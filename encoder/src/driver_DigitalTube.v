==> flow/design.v <==
module driver_DigitalTubeHexHex #(
    parameter P_CNT = 300_000   
)(
    input           i_clk,
    input           i_rst,
    input   [3:0]   i_hexHigh,
    input   [3:0]   i_hexLow,
    output  [6:0]   o_digitalTube,   
    output          o_sel            
);
    function [6:0] hex_to_seg;
        input [3:0] hex;
        case (hex)
            4'h0: hex_to_seg = 7'b0000001;
            4'h1: hex_to_seg = 7'b1001111;
            4'h2: hex_to_seg = 7'b0010010;
            4'h3: hex_to_seg = 7'b0000110;
            4'h4: hex_to_seg = 7'b1001100;
            4'h5: hex_to_seg = 7'b0100100;
            4'h6: hex_to_seg = 7'b0100000;
            4'h7: hex_to_seg = 7'b0001111;
            4'h8: hex_to_seg = 7'b0000000;
            4'h9: hex_to_seg = 7'b0000100;
            4'hA: hex_to_seg = 7'b0001000;
            4'hB: hex_to_seg = 7'b1100000;
            4'hC: hex_to_seg = 7'b0110001;
            4'hD: hex_to_seg = 7'b1000010;
            4'hE: hex_to_seg = 7'b0110000;
            4'hF: hex_to_seg = 7'b0111000;
            default: hex_to_seg = 7'b1111111;  
        endcase
    endfunction
    reg [6:0] r_seg = 7'b1111111;
    reg       r_sel = 1'b0;
    reg [23:0] r_cnt = 0;
    assign o_digitalTube = r_seg;
    assign o_sel = r_sel;
    always @(posedge i_clk or posedge i_rst) begin
        if (i_rst) begin
            r_cnt <= 0;
            r_sel <= 0;
        end else if (r_cnt >= P_CNT) begin
            r_cnt <= 0;
            r_sel <= ~r_sel;
        end else begin
            r_cnt <= r_cnt + 1;
        end
    end
    always @(posedge i_clk or posedge i_rst) begin
    if (i_rst) begin
        r_seg <= 7'b1111111;
    end else begin
        r_seg <= r_sel ? hex_to_seg(i_hexHigh) : hex_to_seg(i_hexLow);
    end
end
endmodule
### Step by step through the tools: driver_DigitalTubeHexHex

The steps from the RTL of driver_DigitalTubeHexHex to its reports follow in flow order.
Lines are those of the file above, counted from 1.
Operators carry their Yosys type and port widths (W data, S select, Z words).
Cell names lack the library's common part.
The mark -- stands for no value.

* design top: driver_DigitalTubeHexHex
* clock input: i_clk
* library: sky130hd
* corner: tt_025C_1v80

### Elaborated design

Source: Yosys, flattened and elaborated, memories not mapped. Widths are those after wreduce; folded enables and synchronous resets count as part of the registers. Registers that Yosys merges into a memory's read port (data or address) are not register bits. Print and check cells do not count. Equal cells are merged and count once.
Yosys's memory passes give these memory sizes; they may raise the number of words (mostly to a power of two), join words into wider ones and drop unused or constant bits.

* add/sub/neg operators: 1
* order comparisons: 1
* muxes and demuxes: 2
* bitwise logic cells: 1

Operators with widths (count)
* $add A24 B1 Y24 const B: 1
* $ge A24 B19 Y1 const B: 1
* $mux W24: 1
* $mux W7: 1
* $not A1 Y1: 1

* register bits after elaboration: 32
* memory bits (read-only): 224
* memories: 2

Memory list
* (name not given): depth 16, width 7, rd ports 1, wr ports 0, line 13 `case (hex)`
* (name not given): depth 16, width 7, rd ports 1, wr ports 0, line 13

### Logic depth

Yosys ltp: most cells in a row. Word level: on the elaborated netlist, between registers, memories and ports. Mapped: between sequential cells and ports; inverters and the memories' decode and read muxes count.

* depth after elaboration: 2
* ABC_AREA: 0
* gate-level depth with buffers: 6

### Synthesis result

Source: synth_stat.txt of the flow (Yosys; design flattened, memories mapped). It holds for the ABC_AREA given above (unset counts as 0); a run with the other value may have another netlist.
Totals and module areas in this step are rounded.

* standard cells after synthesis: 202
* mapped area: 1980 um2
* area of sequential cells: 810 um2
* mapped flip-flops: 32

Cells by type (count)
* dfrtp_1: 25
* dfstp_2: 7
* ha_1: 14
* xnor2_1: 14
* nor3_1: 24
* nor2_1: 17
* mux2i_1: 5
* inv_1: 13
* mux4_2: 2
* nand3_1: 9
* nor4_1: 7
* nand2_1: 11
* a21oi_1: 8
* nand2b_1: 4
* a211oi_1: 3
* buf_6: 2
* mux2_2: 2
* nand4_4: 1

Not listed: further types 25, cells in them 34.

### Timing after synthesis

Source: OpenSTA report_checks on the synthesized netlist (no wires, ideal clock, input and output delay 20% of the period each), path of least setup slack; recovery checks are left aside. Register names are those of the netlist, which keeps one name where synthesis merged equal registers.

* path kind: flip-flop to flip-flop
* from: reg r_cnt[22]
* to: reg r_cnt[10]
* clock period: 1490 ps
* launch time at the first pin: 0 ps
* arrival time: 1421 ps
* data required time: 1404 ps
* slack: -17 ps
* path delay: 1507 ps
* driving pins on the path: 6
* path buffers: 1
* synthesis period reached: 1507 ps

"path delay" is the arrival time less input delay plus setup time.
"driving pins on the path": output pins that drive a net of the path, with the launching flip-flop's if there is one; two outputs of one cell count as two.
"synthesis period reached" = period - worst setup slack (recovery checks aside). The figure is calculated, with input and output delays left at 20% of the set period.
The rows between start and end are the longest chain of elaborated cells between them; the timing report does not say that the signal goes this way. Where chains are equally long, one stands for them.
Each line given opens the expression or statement behind the cell; cells for indexed reads and writes are added by Yosys, which also makes memories of some case tables.
At most two assigning lines are given for a register; there are more.

* cell sequence: dfrtp_1 or4_1 nor2_2 nand2_2 buf_6 nor3_1
* length of the longest elaborated chain: 2
* elaborated cells on any way between the ends: 2
* source lines of those cells: 1
* classes of those cells: compare (1); mux (1)

RTL lines, path post-synthesis
* from (decl): line 35 `reg [23:0] r_cnt = 0;`
* from (assign): line 40 `r_cnt <= 0;`
* from (assign): line 46 `r_cnt <= r_cnt + 1;`
* $ge A24 B19 Y1: line 42 `end else if (r_cnt >= P_CNT) begin`
* $mux W24: line 42
* to (assign): line 43 `r_cnt <= 0;`
* to (assign): line 46
* to (decl): line 35

### Path in the finished layout

From the final timing report of run 1: the path of least setup slack in the routed layout; clock arrival at registers is part of the times.
The path's times are printed in steps of 10 ps; the period is the one set.

* path kind: input port to flip-flop
* from: in i_hexLow[0]
* to: reg r_seg[3]
* clock period: 2680 ps
* launch time at the first pin: 540 ps
* arrival time: 2370 ps
* data required time: 2890 ps
* slack: 520 ps
* driving pins on the path: 6
* path buffers: 1

The rows between start and end are the longest chain of elaborated cells between them; the timing report does not say that the signal goes this way. Where chains are equally long, one stands for them.
The chain passes a memory read, where the word-level depth is cut; so it can be longer than that depth.

* cell sequence: clkdlybuf4s50_1 inv_1 ha_1 inv_1 mux4_2 mux2_2
* length of the longest elaborated chain: 2
* elaborated cells on any way between the ends: 2
* source lines of those cells: 2
* classes of those cells: mux (1); memory (1)

RTL lines, path post-layout
* from (decl): line 7 `input   [3:0]   i_hexLow,`
* $mem_v2 Z16 W7: line 13 `case (hex)`
* $mux W7: line 53 `r_seg <= r_sel ? hex_to_seg(i_hexHigh) : hex_to_seg(i_hexLow);`
* to (assign): line 51 `r_seg <= 7'b1111111;`
* to (assign): line 53
* to (decl): line 33 `reg [6:0] r_seg = 7'b1111111;`

Lab notebook: driver_DigitalTubeHexHex

Measured results for driver_DigitalTubeHexHex: 2 stored runs of the Yosys and OpenROAD flow on sky130hd. The settings differ; the order carries no meaning. The constraints put input and output delay at 20% of the set period each and load the outputs with 0.01 pF.
"achieved period": clock period set for the run, less the worst setup slack. It is reckoned from that one timing run; input and output delays stay at 20% of the period that was set.
"total power after layout": no workload was simulated; the value follows from the tool's default switching activity.
The measured numbers are rounded.

### Run 1

==> flow/run.sh <==
#!/bin/bash
# the make line also repeats the synthesis and layout settings of config.mk as NAME=value (left out here)
make -C /OpenROAD-flow-scripts/flow DESIGN_CONFIG=/design/flow/config.mk WORK_HOME=/design/flow/orfs CLKGATE_MAP_FILE= finish
==> flow/config.mk <==
export PLATFORM = sky130hd
export DESIGN_NAME = driver_DigitalTubeHexHex
export DESIGN_NICKNAME = driver_DigitalTubeHexHex
export VERILOG_FILES = /design/flow/design.v
export SDC_FILE = /design/flow/constraint.sdc
export NUM_CORES = 4
export LEC_CHECK = 0
export CAP_MARGIN = 20
export CORE_ASPECT_RATIO = 0.92
export CORE_MARGIN = 9
export CORE_UTILIZATION = 58
export CTS_CLUSTER_SIZE = 24
export MIN_ROUTING_LAYER = met1
export PLACE_DENSITY_LB_ADDON = 0.14
export SETUP_SLACK_MARGIN = -0.26
export SLEW_MARGIN = 10
==> flow/constraint.sdc <==
create_clock -name core_clock -period 2.68 [get_ports {i_clk}]
set_input_delay 0.5360 -clock core_clock [delete_from_list [all_inputs] [get_ports {i_clk}]]
set_output_delay 0.5360 -clock core_clock [all_outputs]
set_load 0.01 [all_outputs]

Results of run 1:
- Setup TNS: 0 ps
- Die size: 5,830 um2
- Post-layout utilization: 73.6%
- Yosys chip area after synthesis: 1,980 um2
- Setup slack of the worst path: 518 ps
- Achieved period: 2,162 ps
- Total power after layout: 1.21 mW

### Run 2

==> flow/run.sh <==
#!/bin/bash
# the make line also repeats the synthesis and layout settings of config.mk as NAME=value (left out here)
make -C /OpenROAD-flow-scripts/flow DESIGN_CONFIG=/design/flow/config.mk WORK_HOME=/design/flow/orfs CLKGATE_MAP_FILE= finish
==> flow/config.mk <==
export PLATFORM = sky130hd
export DESIGN_NAME = driver_DigitalTubeHexHex
export DESIGN_NICKNAME = driver_DigitalTubeHexHex
export VERILOG_FILES = /design/flow/design.v
export SDC_FILE = /design/flow/constraint.sdc
export NUM_CORES = 4
export LEC_CHECK = 0
export CAP_MARGIN = 5
export CELL_PAD_IN_SITES_DETAIL_PLACEMENT = 0
export CORE_MARGIN = 2
export CORE_UTILIZATION = 16
export GPL_TIMING_DRIVEN = 1
export PLACE_DENSITY_LB_ADDON = 0.23
export SETUP_SLACK_MARGIN = 0.06
export SLEW_MARGIN = 20
export TNS_END_PERCENT = 50
==> flow/constraint.sdc <==
create_clock -name core_clock -period 2.18 [get_ports {i_clk}]
set_input_delay 0.4360 -clock core_clock [delete_from_list [all_inputs] [get_ports {i_clk}]]
set_output_delay 0.4360 -clock core_clock [all_outputs]
set_load 0.01 [all_outputs]

Results of run 2:
- Setup TNS: 0 ps
- Die size: 13,300 um2
- Post-layout utilization: 21.3%
- Yosys chip area after synthesis: 1,980 um2
- Setup slack of the worst path: 327 ps
- Achieved period: 1,853 ps
- Total power after layout: 1.80 mW
